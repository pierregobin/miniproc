==> flow/design.v <==
module regfile2r1w(
	input clk,
	input reset,
	input [3:0] add1,
	input [3:0] add2,
	output [31:0] dataout1,
	output [31:0] dataout2,
	input  wen,
	input [3:0] addw,
	input [31:0] datain
); 
reg [31:0] regfile [15:0];
always @(posedge clk) 
begin
	if (reset==0) begin
		integer i;
		for(i=0;i<16;i++) regfile[i] <=0;
	end else 
		if (wen == 0) begin
			regfile[addw] <= datain;
		end
	begin
	end
end
assign dataout1 = regfile[add1];
assign dataout2 = regfile[add2];
endmodule
Tool chain data of regfile2r1w
What the tools print for regfile2r1w, step after step.
Lines are those of the file above, counted from 1.
Operators carry their Yosys type and port widths (W data, S select, Z words).
A cell with - has no value.
- top: regfile2r1w
- clock: clk
- standard-cell library: sky130hd
- timing corner: tt_025C_1v80

Elaborated design
Counts by Yosys on the flattened word-level netlist (proc, flatten, opt, wreduce; memories kept). Register bits leave out memories and registers merged into their read ports (data or address); mux counts leave out enables and synchronous resets folded into registers. Print and check cells are left out. Cells with the same type and inputs are merged into one.
Yosys's memory passes give these memory sizes; they may raise the number of words (mostly to a power of two), join words into wider ones and drop unused or constant bits.
- flip-flop bits (word level) at 0
- bits in writable memories at 512
- noted memories: 1
- output and inout port bits at 64
- noted word-level cells: 8
- multiplexer cells: 7
- memory list (name ; depth ; bits a word ; RTL line ; RTL):
    regfile ; 16 ; 32 ; 12 ; reg [31:0] regfile [15:0];
- operators with widths (operator ; count):
    $mux W32 ; 2
    $mux W4 ; 2
    $mux W1 ; 3

Longest topological paths
Longest topological path by Yosys (ltp), each cell counted once; first at word level (registers and memories cut), then after technology mapping (sequential cells cut; the memories' decode and read muxes count).
- word-level depth: 2
- noted ABC_AREA: 0
- gate-level depth with buffers at 5
- gate-level depth less buffers: 3

Synthesis result
Source: synth_stat.txt of the flow (Yosys; design flattened, memories mapped). It holds for the ABC_AREA given above (unset counts as 0); a run with the other value may have another netlist.
Totals and module areas in this step are rounded.
- cell types (cell ; count ; area in all (um2)):
    sky130_fd_sc_hd__edfxtp_1 ; 512 ; 1.54E+04
    sky130_fd_sc_hd__mux4_2 ; 256 ; 5765.53
    sky130_fd_sc_hd__and2_1 ; 514 ; 3.22E+03
    sky130_fd_sc_hd__a22oi_1 ; 128 ; 960.922
    sky130_fd_sc_hd__clkbuf_1 ; 125 ; 469.2
    sky130_fd_sc_hd__nand2_1 ; 65 ; 243.984
    sky130_fd_sc_hd__buf_2 ; 27 ; 135.13
    sky130_fd_sc_hd__clkbuf_2 ; 12 ; 60.058
    sky130_fd_sc_hd__o21ai_0 ; 12 ; 60.058
    sky130_fd_sc_hd__nor2_1 ; 11 ; 41.29
    sky130_fd_sc_hd__nand2b_1 ; 6 ; 37.536
    sky130_fd_sc_hd__nor3_2 ; 3 ; 30.029
    sky130_fd_sc_hd__nor2b_1 ; 4 ; 25.024
    sky130_fd_sc_hd__buf_4 ; 3 ; 22.522
    sky130_fd_sc_hd__nand4bb_1 ; 2 ; 22.522
    sky130_fd_sc_hd__nor3_4 ; 1 ; 16.266
    sky130_fd_sc_hd__nor2_2 ; 2 ; 12.512
    sky130_fd_sc_hd__nor2_4 ; 1 ; 11.261
Other cell types: 3; their cells: 4.
- cell count at 1688
- mapped area at 26500 um2
- sequential part of the area at 15400 um2
- flip-flops at 512
- buffers at 169

Timing after synthesis
OpenSTA on the mapped netlist: ideal clock, no wires. The path of least setup slack (recovery checks aside). Input and output delay are each 20% of the period. Register names are those of the netlist, which keeps one name where synthesis merged equal registers.
- path type: in2reg
- from: input port addw[3]
- to: memory regfile[1][0]
- clock period: 5.06 ns
- noted external input delay: 1.012 ns
- noted setup time: 0.466 ns
- launch time at the first pin: 1.012 ns
- data arrival time: 4.009 ns
- data required time: 4.594 ns
- setup slack at 0.585 ns
- path delay at 3.463 ns
- stages on the path: 3
- buffers on the path at 1
- noted period reached after synthesis: 4.475 ns
"path delay" is the arrival time less input delay plus setup time.
"stages on the path" counts driving pins, that of a launching flip-flop among them; a cell with two outputs on the path counts twice.
"period reached after synthesis" = period - worst setup slack (recovery checks aside). The figure is calculated, with input and output delays left at 20% of the set period.
Between the ends stands the longest chain of elaborated cells between them, by number of cells; it is not shown to be the way that was timed. Of several equally long chains one is given.
A line is the first line of the expression or statement that the cell stems from. Yosys adds cells for indexed reads and writes and turns some case tables into memories.
- cell sequence: sky130_fd_sc_hd__or4b_1 -> sky130_fd_sc_hd__buf_4 -> sky130_fd_sc_hd__o21ai_0
- noted length of the longest elaborated chain: 2
- RTL lines, path after synthesis (item ; RTL line ; RTL):
    start, declared ; 9 ; input [3:0] addw,
    $mux W4 ; 19 ; if (wen == 0) begin
    $mux W4 ; 15 ; if (reset==0) begin
    end, declared ; 12 ; reg [31:0] regfile [15:0];

Timing after layout
From the final timing report of stored run 1: the path of least setup slack in the routed layout; clock arrival at registers is part of the times.
- path type: in2out
- from: input port add1[0]
- to: output port dataout1[7]
- clock period: 4.18 ns
- noted external input delay: 0.84 ns
- output delay: 0.84 ns
- launch time at the first pin: 0.84 ns
- data arrival time: 2.86 ns
- data required time: 3.34 ns
- setup slack at 0.48 ns
- stages on the path: 7
- buffers on the path at 4
Between the ends stands the longest chain of elaborated cells between them, by number of cells; it is not shown to be the way that was timed. Of several equally long chains one is given.
The chain passes a memory read, where the word-level depth is cut; so it can be longer than that depth.
- cell sequence: sky130_fd_sc_hd__buf_16 -> sky130_fd_sc_hd__buf_16 -> sky130_fd_sc_hd__buf_4 -> sky130_fd_sc_hd__mux4_2 -> sky130_fd_sc_hd__a22oi_1 -> sky130_fd_sc_hd__nand2_1 -> sky130_fd_sc_hd__clkdlybuf4s50_1
- noted length of the longest elaborated chain: 1
- RTL lines, path after layout (item ; RTL line ; RTL):
    start, declared ; 4 ; input [3:0] add1,
    $mem_v2 Z16 W32 ; 12 ; reg [31:0] regfile [15:0];
    end, declared ; 6 ; output [31:0] dataout1,

Hand-over note for regfile2r1w

2 stored runs of regfile2r1w in the flow (synthesis by Yosys, layout by OpenROAD, sky130hd cells), in arbitrary order. Constraints: input delay and output delay 20% of the set period each, output load 0.01 pF.
"achieved period" means the clock period less the worst setup slack. The figure is calculated, with input and output delays left at 20% of the set period.
"time on the worst setup path" = time allowed to the worst setup path (clock period - input delay - output delay, where it has them) - its slack; a late launch clock adds to it, a late capture clock takes from it.
By "total power after layout" is meant OpenSTA's value without simulated activity: inputs other than the clock are taken to toggle once in ten clock periods, and the tool carries that through the logic.
Values from the reports are rounded here.

Stored run 1
Settings were period_ns = 4.18; CORE_UTILIZATION = 21; SETUP_SLACK_MARGIN = 0.45; CORE_ASPECT_RATIO = 1.9; GPL_TIMING_DRIVEN = 1; SLEW_MARGIN = 20; MIN_ROUTING_LAYER = met2; CAP_MARGIN = 20; CORE_MARGIN = 2
- full die area at 129000 um2
- noted the worst hold slack in the final report: 0.997 ns
- achieved period at 3.700 ns
- standard-cell area after routing at 32600 um2
- final setup TNS at 0.000 ns
- time on the worst setup path: 2.03 ns
- critical path kind: in2out
- worst slack on setup checks at 0.480 ns
- total power after layout at 12.4 mW
- post-route utilization: 0.26
- netlist area reported by Yosys at 26500 um2

Stored run 2
Settings were period_ns = 5.57; CORE_UTILIZATION = 24; PLACE_DENSITY = 0.82; GPL_ROUTABILITY_DRIVEN = 0; CAP_MARGIN = 25; MIN_ROUTING_LAYER = met1; CORE_MARGIN = 2; SLEW_MARGIN = 20
- total power after layout at 9.19 mW
- netlist area reported by Yosys at 26500 um2
- full die area at 113000 um2
- noted the worst hold slack in the final report: 1.53 ns
- post-route utilization: 0.288
- final setup TNS at 0.000 ns
- achieved period at 4.676 ns
- worst slack on setup checks at 0.894 ns
- standard-cell area after routing at 31400 um2
- time on the worst setup path: 2.45 ns
- critical path kind: in2out

End of note.
